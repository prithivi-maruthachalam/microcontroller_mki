==> flow/design.v <==
module DMem(
    input clk,
    input E,
    input WE,
    input [3:0] Addr,
    input [7:0] DataIn,
    input Print_E,
    output [7:0] DataOut,
    output [7:0] PrintOut
);
    reg [7:0] data_memory [255:0];
    always @(posedge clk) begin
        if(E == 1 && WE == 1)            
            data_memory[Addr] <= DataIn; 
    end
    assign DataOut = (E == 1) ? data_memory[Addr] : 0;   
    assign PrintOut = (Print_E == 1)? data_memory[Addr] : 8'dx;  
endmodule
---- Tool chain data of DMem ----
What the tools print for DMem, step after step.
Lines are those of the file above, counted from 1.
Operators: Yosys type, input widths -> output width; for muxes data width and select width s.
Cell names lack the library's common part.
The mark - stands for no value.
inputs
  top ..................................... DMem
  clock port .............................. clk
  cell library ............................ sky130hd
  timing corner ........................... tt_025C_1v80

---- After elaboration ----
Source: Yosys, flattened and elaborated, memories not mapped. Widths are those after wreduce; folded enables and synchronous resets count as part of the registers. Registers that Yosys merges into a memory's read port (data or address) are not register bits. Print and check cells do not count. Equal cells are merged and count once.
Yosys's memory passes give these memory sizes; they may raise the number of words (mostly to a power of two), join words into wider ones and drop unused or constant bits.
storage and ports
  bits in registers ....................... 0
  latch bits .............................. 0
  RAM bits ................................ 2048
  bits in read-only memories .............. 0
  word width x clocked read ports ......... 0
  memories ................................ 1
  bits of input ports ..................... 16
  output and inout bits ................... 16
  cells after elaboration ................. 7
cells by class
  add/subtract/negate cells ............... 0
  multiply operators ...................... 0
  divide/modulo/power cells ............... 0
  magnitude comparators ................... 0
  equality and inequality tests ........... 0
  shifts and indexed selects .............. 0
  muxes and demuxes ....................... 5
  bitwise operators ....................... 0
  reduce/logical cells .................... 1
memories
  name         words  bits a word  rd ports  wr ports  line  source
  data_memory  256    8            1         1         11    reg [7:0] data_memory [255:0];
operators with widths
  kind               count
  $mux 8             4
  $logic_and 1x1->1  1
  $mux 1             1

---- Logic depth ----
Longest topological path by Yosys (ltp), each cell counted once; first at word level (registers and memories cut), then after technology mapping (sequential cells cut; the memories' decode and read muxes count).
depth
  depth in word-level cells ............... 2
  ABC_AREA ................................ 0
  gate-level depth with buffers ........... 5
  depth with buffers taken out ............ 3

---- Synthesis result ----
Yosys stat after the flow's synthesis: flattened, memories mapped to cells. It holds for the ABC_AREA given above (unset counts as 0); a run with the other value may have another netlist.
synthesis totals
  cell count .............................. 231
  synthesis area .......................... 0.0051024 mm²
  area of sequential cells ................ 0.0038437 mm²
  flip-flops .............................. 128
  buffers ................................. 11
cell types
  type      count  area in all (µm²)
  edfxtp_1  128    3.84E+03
  mux4_1    18     472.954
  mux4_2    14     315.302
  buf_6     8      90.086
  mux2i_1   8      80.077
  a211oi_1  8      60.058
  o22ai_1   8      50.048
  nor2_1    12     45.043
  a21oi_1   8      40.038
  nor3_1    4      20.019
  nand2b_1  3      18.768
  buf_8     1      15.014
  nand4_1   2      12.512
  or3_1     2      12.512
  nand2_1   3      11.261
  clkbuf_1  2      7.507
  inv_1     1      3.754
  inv_2     1      3.754

---- Path before layout ----
Source: OpenSTA report_checks on the synthesized netlist (no wires, ideal clock, input and output delay 20% of the period each), path of least setup slack; recovery checks are left aside. Register names are those of the netlist, which keeps one name where synthesis merged equal registers.
timing after synthesis
  path kind ............................... input to register
  from .................................... input Addr[1]
  to ...................................... memory data_memory[2][0]
  period .................................. 2.17 ns
  input delay ............................. 0.434 ns
  library setup time ...................... 0.383 ns
  launch time at the first pin ............ 0.434 ns
  data arrival time ....................... 1.514 ns
  data required time ...................... 1.787 ns
  path slack .............................. 0.273 ns
  path delay .............................. 1.463 ns
  stages on the path ...................... 3
  path buffers ............................ 0
  synthesis period reached ................ 1.897 ns
"path delay" = arrival - input delay + setup time.
"stages on the path" counts driving pins, that of a launching flip-flop among them; a cell with two outputs on the path counts twice.
"synthesis period reached" is the clock period less the worst setup slack; recovery checks do not enter. This is arithmetic on one report: input and output delays are still those of the set period (20% each).
Between the ends stands the longest chain of elaborated cells between them, by number of cells; it is not shown to be the way that was timed. Of several equally long chains one is given.
Each line given opens the expression or statement behind the cell; cells for indexed reads and writes are added by Yosys, which also makes memories of some case tables.
between the ends, after synthesis
  path through ............................ inv_2 > or3_1 > nor3_1
  length of the longest elaborated chain .. 1
  elaborated cells between the ends (all ways) .. 1
  RTL lines with such cells ............... 1
  those cells by class .................... mux (1)
ends and longest elaborated chain, after synthesis
  item         line  source
  from (decl)  5     input [3:0] Addr,
  $mux 8       13    if(E == 1 && WE == 1)
  to (decl)    11    reg [7:0] data_memory [255:0];

---- Worst path after layout ----
Path of least setup slack in the final report of run 1 (OpenROAD, finished layout, wires in). Where an end is a register, its clock arrival counts in the times.
timing post-layout
  path kind ............................... register to output
  from .................................... memory data_memory[8][0]
  to ...................................... output DataOut[0]
  period .................................. 2.34 ns
  output delay ............................ 0.47 ns
  launch time at the first pin ............ 0.51 ns
  data arrival time ....................... 1.94 ns
  data required time ...................... 1.87 ns
  path slack .............................. -0.06 ns
  stages on the path ...................... 5
  path buffers ............................ 1
Between the ends stands the longest chain of elaborated cells between them, by number of cells; it is not shown to be the way that was timed. Of several equally long chains one is given.
The chain passes a memory read, where the word-level depth is cut; so it can be longer than that depth.
between the ends, post-layout
  path through ............................ edfxtp_1 > mux4_2 > mux2i_4 > a211oi_2 > buf_2
  length of the longest elaborated chain .. 2
  elaborated cells between the ends (all ways) .. 2
  RTL lines with such cells ............... 2
  those cells by class .................... mux (1); memory (1)
ends and longest elaborated chain, post-layout
  item           line  source
  from (decl)    11    reg [7:0] data_memory [255:0];
  $mem_v2 256x8  11
  $mux 8         16    assign DataOut = (E == 1) ? data_memory[Addr] : 0;
  to (decl)      8     output [7:0] DataOut,

Ticket comment

Below are 2 stored runs of the flow (Yosys, OpenROAD; platform sky130hd) on DMem, each with its settings and what was measured, unordered. Constraints: input delay and output delay 20% of the set period each, output load 0.01 pF.
"clock period achieved" = clock period - worst setup slack. The figure is calculated, with input and output delays left at 20% of the set period.
"time used up by the worst setup path" = time allowed to the worst setup path (clock period - input delay - output delay, where it has them) - its slack; a late launch clock adds to it, a late capture clock takes from it.
By "overall power" is meant OpenSTA's value without simulated activity: inputs other than the clock are taken to toggle once in ten clock periods, and the tool carries that through the logic.

======== run 1 ========
==> flow/run.sh <==
#!/bin/bash
# the make line also repeats the synthesis and layout settings of config.mk as NAME=value (left out here)
make -C /OpenROAD-flow-scripts/flow DESIGN_CONFIG=/design/flow/config.mk WORK_HOME=/design/flow/orfs CLKGATE_MAP_FILE= finish
==> flow/config.mk <==
export PLATFORM = sky130hd
export DESIGN_NAME = DMem
export DESIGN_NICKNAME = DMem
export VERILOG_FILES = /design/flow/design.v
export SDC_FILE = /design/flow/constraint.sdc
export NUM_CORES = 4
export LEC_CHECK = 0
export ABC_AREA = 0
export CAP_MARGIN = 20
export CELL_PAD_IN_SITES_GLOBAL_PLACEMENT = 1
export CORE_MARGIN = 2
export CORE_UTILIZATION = 66
export GPL_TIMING_DRIVEN = 0
export MIN_ROUTING_LAYER = met1
export PLACE_DENSITY = 0.58
export SLEW_MARGIN = 20
==> flow/constraint.sdc <==
create_clock -name core_clock -period 2.34 [get_ports {clk}]
set_input_delay 0.4680 -clock core_clock [delete_from_list [all_inputs] [get_ports {clk}]]
set_output_delay 0.4680 -clock core_clock [all_outputs]
set_load 0.01 [all_outputs]

-------- measured, run 1 --------
  standard-cell area of the final layout .. 0.006216 mm²
  post-route worst hold slack ............. 0.609 ns
  setup slack of the worst path ........... -0.063 ns
  overall power ........................... 5.591 mW
  area of the die ......................... 0.0084502 mm²
  sum of negative setup slack ............. -0.305 ns
  time used up by the worst setup path .... 1.94 ns
  critical path kind ...................... register to output
  cell area after synthesis ............... 0.0051024 mm²
  post-layout utilization ................. 81.7 %
  clock period achieved ................... 2.403 ns

======== run 2 ========
==> flow/run.sh <==
#!/bin/bash
# the make line also repeats the synthesis and layout settings of config.mk as NAME=value (left out here)
make -C /OpenROAD-flow-scripts/flow DESIGN_CONFIG=/design/flow/config.mk WORK_HOME=/design/flow/orfs CLKGATE_MAP_FILE= finish
==> flow/config.mk <==
export PLATFORM = sky130hd
export DESIGN_NAME = DMem
export DESIGN_NICKNAME = DMem
export VERILOG_FILES = /design/flow/design.v
export SDC_FILE = /design/flow/constraint.sdc
export NUM_CORES = 4
export LEC_CHECK = 0
export CAP_MARGIN = 20
export CORE_MARGIN = 2
export CORE_UTILIZATION = 40
export SLEW_MARGIN = 20
==> flow/constraint.sdc <==
create_clock -name core_clock -period 1.49 [get_ports {clk}]
set_input_delay 0.2980 -clock core_clock [delete_from_list [all_inputs] [get_ports {clk}]]
set_output_delay 0.2980 -clock core_clock [all_outputs]
set_load 0.01 [all_outputs]

-------- measured, run 2 --------
  standard-cell area of the final layout .. 0.0066476 mm²
  post-route worst hold slack ............. 0.596 ns
  setup slack of the worst path ........... -0.634 ns
  overall power ........................... 8.790 mW
  area of the die ......................... 0.013675 mm²
  sum of negative setup slack ............. -8.930 ns
  time used up by the worst setup path .... 1.83 ns
  critical path kind ...................... register to output
  cell area after synthesis ............... 0.0051024 mm²
  post-layout utilization ................. 53.1 %
  clock period achieved ................... 2.124 ns
