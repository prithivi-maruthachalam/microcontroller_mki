==> flow/design.v <==
module PMem(
    input clk,
    input E,
    input LoadE,
    input [7:0] Addr,
    output [11:0] Instruction,
    input [7:0] LoadAddr,
    input [11:0] LoadInstruction 
);
    reg [11:0] program_memory [255:0];
    always @(posedge clk)   begin
        if(E == 1 && LoadE == 1) begin
            program_memory[LoadAddr] <= LoadInstruction;
        end
    end
    assign Instruction = (E == 1) ? program_memory[Addr] : 0;
endmodule
# Step by step through the tools: PMem
# The steps from the RTL of PMem to its reports follow in flow order.
# Lines are those of the file above, counted from 1.
# Cell names lack the library's common part.
# The mark n/a stands for no value.
[inputs] top_module="PMem" clock_port="clk" library="sky130hd" lib_corner="tt_025C_1v80"

# Elaborated design
# Counts by Yosys on the flattened word-level netlist (proc, flatten, opt, wreduce; memories kept). Register bits leave out memories and registers merged into their read ports (data or address); mux counts leave out enables and synchronous resets folded into registers. Print and check cells are left out. Cells with the same type and inputs are merged into one.
# Yosys's memory passes give these memory sizes; they may raise the number of words (mostly to a power of two), join words into wider ones and drop unused or constant bits.
[classes] reduce_logical=1 muxes=4 cmp=0 addsub=0 n_logic=0 n_div=0 eq_ne=0 shift=0 multipliers=0
[op_table] cell="12-bit two-way mux" count=2
[op_table] cell="8-bit two-way mux" count=1
[op_table] cell="1-bit logical AND" count=1
[op_table] cell="1-bit two-way mux" count=1
[word_totals] in_bits=31 n_memories=1 ff_bits=0 wordCells=6 mem_bits_rw=3072 rom_bits=0 latch_bits=0 clocked_rd_ports_x_width=0
[mem_list] name="program_memory" size=256 word_bits=12 rd=1 wr=1 line=10 source="reg [11:0] program_memory [255:0];"

# Longest topological paths
# Longest topological path by Yosys (ltp), each cell counted once; first at word level (registers and memories cut), then after technology mapping (sequential cells cut; the memories' decode and read muxes count).
[depth] depth_word=2 ABC_AREA=1 ltp_mapped=15

# Netlist
# Source: synth_stat.txt of the flow (Yosys; design flattened, memories mapped). It holds for the ABC_AREA given above (unset counts as 0); a run with the other value may have another netlist.
[types] cell_type="edfxtp_1" count=3072 type_area_um2=9.22E+04
[types] cell_type="nand3_1" count=2895 type_area_um2=1.45E+04
[types] cell_type="nand2_1" count=3108 type_area_um2=1.17E+04
[types] cell_type="buf_2" count=338 type_area_um2=1.69E+03
[types] cell_type="nor2_1" count=403 type_area_um2=1.51E+03
[types] cell_type="buf_6" count=98 type_area_um2=1.1E+03
[types] cell_type="clkbuf_1" count=136 type_area_um2=510.49
[types] cell_type="buf_4" count=64 type_area_um2=480.461
[types] cell_type="buf_1" count=74 type_area_um2=277.766
[types] cell_type="o21ai_0" count=48 type_area_um2=240.23
[types] cell_type="o22ai_1" count=24 type_area_um2=150.144
[types] cell_type="inv_1" count=36 type_area_um2=135.13
[types] cell_type="a21oi_1" count=24 type_area_um2=120.115
[types] cell_type="buf_8" count=1 type_area_um2=15.014
[types] cell_type="clkinv_1" count=2 type_area_um2=7.507
[types] cell_type="inv_4" count=1 type_area_um2=6.256
[types] cell_type="inv_2" count=1 type_area_um2=3.754
[mapped] seqArea_um2=92248.5 ff_cells=3072 stdcells=10325 area_um2=124658.3

# Timing after synthesis
# Path of least setup slack by OpenSTA after synthesis, without wires, with an ideal clock, recovery checks aside; 20% of the period is set as input and as output delay. Where synthesis merged equal registers, the netlist keeps one of their names.
[synth_timing] path_kind="input to output" startpoint="in Addr[2]" endpoint="out Instruction[8]" input_delay_ns=1.486 delay_ns=1.346 t_arrival_ns=2.832 n_path_buf=3 path_stages=12 t_required_ns=5.944 clock_period_ns=7.43 slack_ns=3.112 period_less_setup_slack_ns=4.318
# "delay_ns" = arrival - input delay + setup time.
# A path that ends at an output port has no setup time.
# "path_stages": output pins that drive a net of the path, with the launching flip-flop's if there is one; two outputs of one cell count as two.
# "period_less_setup_slack_ns" = period - worst setup slack (recovery checks aside). The figure is calculated, with input and output delays left at 20% of the set period.
# The rows between start and end are the longest chain of elaborated cells between them; the timing report does not say that the signal goes this way. Where chains are equally long, one stands for them.
# A line is the first line of the expression or statement that the cell stems from. Yosys adds cells for indexed reads and writes and turns some case tables into memories.
# The chain passes a memory read, where the word-level depth is cut; so it can be longer than that depth.
[synth_between] cell_sequence="buf_4 -> clkinv_1 -> buf_2 -> clkbuf_1 -> nand3_1 -> nand3_1 -> nand3_1 -> nand3_1 -> nand2_1 -> nor2_1 -> nor2_1 -> nor2_1" elab_chain_len=2 cells_between=2 cone_lines=2 cone_classes="mux: 1; memory: 1"
[synth_lines] element="start, declared" line=5 source="input [7:0] Addr,"
[synth_lines] element="memory 256 x 12 bit" line=10 source="reg [11:0] program_memory [255:0];"
[synth_lines] element="12-bit two-way mux" line=16 source="assign Instruction = (E == 1) ? program_memory[Addr] : 0;"
[synth_lines] element="end, declared" line=6 source="output [11:0] Instruction,"

# Path in the finished layout
# From the final timing report of record 1: the path of least setup slack in the routed layout; clock arrival at registers is part of the times.
[layout_timing] path_kind="input to output" startpoint="in Addr[0]" endpoint="out Instruction[5]" input_delay_ns=0.58 clock_period_ns=2.91 path_stages=19 n_path_buf=9 t_required_ns=2.33 slack_ns=-0.75 t_arrival_ns=3.07
# The rows between start and end are the longest chain of elaborated cells between them; the timing report does not say that the signal goes this way. Where chains are equally long, one stands for them.
# The chain passes a memory read, where the word-level depth is cut; so it can be longer than that depth.
[layout_between] cell_sequence="buf_16 -> buf_16 -> buf_16 -> buf_4 -> buf_4 -> buf_12 -> nand2_1 -> nand3_1 -> nand3_4 -> nand3_4 -> nand3_4 -> nand3_4 -> nand3_2 -> nand3_4 -> buf_12 -> nand2_1 -> nor2_1 -> buf_4 -> buf_6" elab_chain_len=2 cells_between=2 cone_lines=2 cone_classes="mux: 1; memory: 1"
[layout_lines] element="start, declared" line=5 source="input [7:0] Addr,"
[layout_lines] element="memory 256 x 12 bit" line=10 source="reg [11:0] program_memory [255:0];"
[layout_lines] element="12-bit two-way mux" line=16 source="assign Instruction = (E == 1) ? program_memory[Addr] : 0;"
[layout_lines] element="end, declared" line=6 source="output [11:0] Instruction,"

# Flow runs of PMem

Stored flow runs of PMem (2 of them; Yosys, OpenROAD, sky130hd). They differ in their settings and are not a sequence. Constraints: input delay and output delay 20% of the set period each, output load 0.01 pF.
"period_reached_ns" = clock period - worst setup slack. The figure is calculated, with input and output delays left at 20% of the set period.
By "worst_path_time_ns" is meant the share of the clock period that the worst setup path is allowed (20% is reserved at inputs, 20% at outputs), minus its slack. Clock arrival times at its registers enter into it.
By "power_total_mw" is meant OpenSTA's value without simulated activity: inputs other than the clock are taken to toggle once in ten clock periods, and the tool carries that through the logic.

[flow] record 1: files
==> flow/run.sh <==
#!/bin/bash
# the make line also repeats the synthesis and layout settings of config.mk as NAME=value (left out here)
make -C /OpenROAD-flow-scripts/flow DESIGN_CONFIG=/design/flow/config.mk WORK_HOME=/design/flow/orfs CLKGATE_MAP_FILE= finish
==> flow/config.mk <==
export PLATFORM = sky130hd
export DESIGN_NAME = PMem
export DESIGN_NICKNAME = PMem
export VERILOG_FILES = /design/flow/design.v
export SDC_FILE = /design/flow/constraint.sdc
export NUM_CORES = 4
export LEC_CHECK = 0
export ABC_AREA = 1
export CAP_MARGIN = 20
export CELL_PAD_IN_SITES_GLOBAL_PLACEMENT = 0
export CORE_ASPECT_RATIO = 1.49
export CORE_MARGIN = 2
export CORE_UTILIZATION = 18
export PLACE_DENSITY_LB_ADDON = 0.19
export SETUP_SLACK_MARGIN = 0.18
export SLEW_MARGIN = 40
==> flow/constraint.sdc <==
create_clock -name core_clock -period 2.91 [get_ports {clk}]
set_input_delay 0.5820 -clock core_clock [delete_from_list [all_inputs] [get_ports {clk}]]
set_output_delay 0.5820 -clock core_clock [all_outputs]
set_load 0.01 [all_outputs]

[flow] record 1: metrics
[metrics] final_setup_ws_ns = -0.747
[metrics] final_util_frac = 0.24
[metrics] worst_path_time_ns = 2.49
[metrics] critical_path_kind = input to output
[metrics] post_synth_area_um2 = 124658.3
[metrics] setup_tns_ns = -8.489
[metrics] power_total_mw = 97.537
[metrics] period_reached_ns = 3.657
[metrics] die_footprint_um2 = 699352.0
[metrics] final_hold_ws_ns = 0.063
[metrics] stdcell_area_um2 = 165765.0

[flow] record 2: files
==> flow/run.sh <==
#!/bin/bash
# the make line also repeats the synthesis and layout settings of config.mk as NAME=value (left out here)
make -C /OpenROAD-flow-scripts/flow DESIGN_CONFIG=/design/flow/config.mk WORK_HOME=/design/flow/orfs CLKGATE_MAP_FILE= finish
==> flow/config.mk <==
export PLATFORM = sky130hd
export DESIGN_NAME = PMem
export DESIGN_NICKNAME = PMem
export VERILOG_FILES = /design/flow/design.v
export SDC_FILE = /design/flow/constraint.sdc
export NUM_CORES = 4
export LEC_CHECK = 0
export ABC_AREA = 0
export CAP_MARGIN = 35
export CELL_PAD_IN_SITES_DETAIL_PLACEMENT = 0
export CELL_PAD_IN_SITES_GLOBAL_PLACEMENT = 1
export CORE_ASPECT_RATIO = 1.9
export CORE_MARGIN = 5
export CORE_UTILIZATION = 16
export CTS_CLUSTER_SIZE = 72
export GPL_ROUTABILITY_DRIVEN = 1
export MIN_ROUTING_LAYER = met1
export PLACE_DENSITY_LB_ADDON = 0.15
export SETUP_SLACK_MARGIN = 0.73
export SLEW_MARGIN = 5
==> flow/constraint.sdc <==
create_clock -name core_clock -period 3.14 [get_ports {clk}]
set_input_delay 0.6280 -clock core_clock [delete_from_list [all_inputs] [get_ports {clk}]]
set_output_delay 0.6280 -clock core_clock [all_outputs]
set_load 0.01 [all_outputs]

[flow] record 2: metrics
[metrics] final_setup_ws_ns = -1.486
[metrics] final_util_frac = 0.21
[metrics] worst_path_time_ns = 3.37
[metrics] critical_path_kind = input to output
[metrics] post_synth_area_um2 = 119115.5
[metrics] setup_tns_ns = -15.873
[metrics] power_total_mw = 87.169
[metrics] period_reached_ns = 4.626
[metrics] die_footprint_um2 = 762723.0
[metrics] final_hold_ws_ns = 0.114
[metrics] stdcell_area_um2 = 156309.0
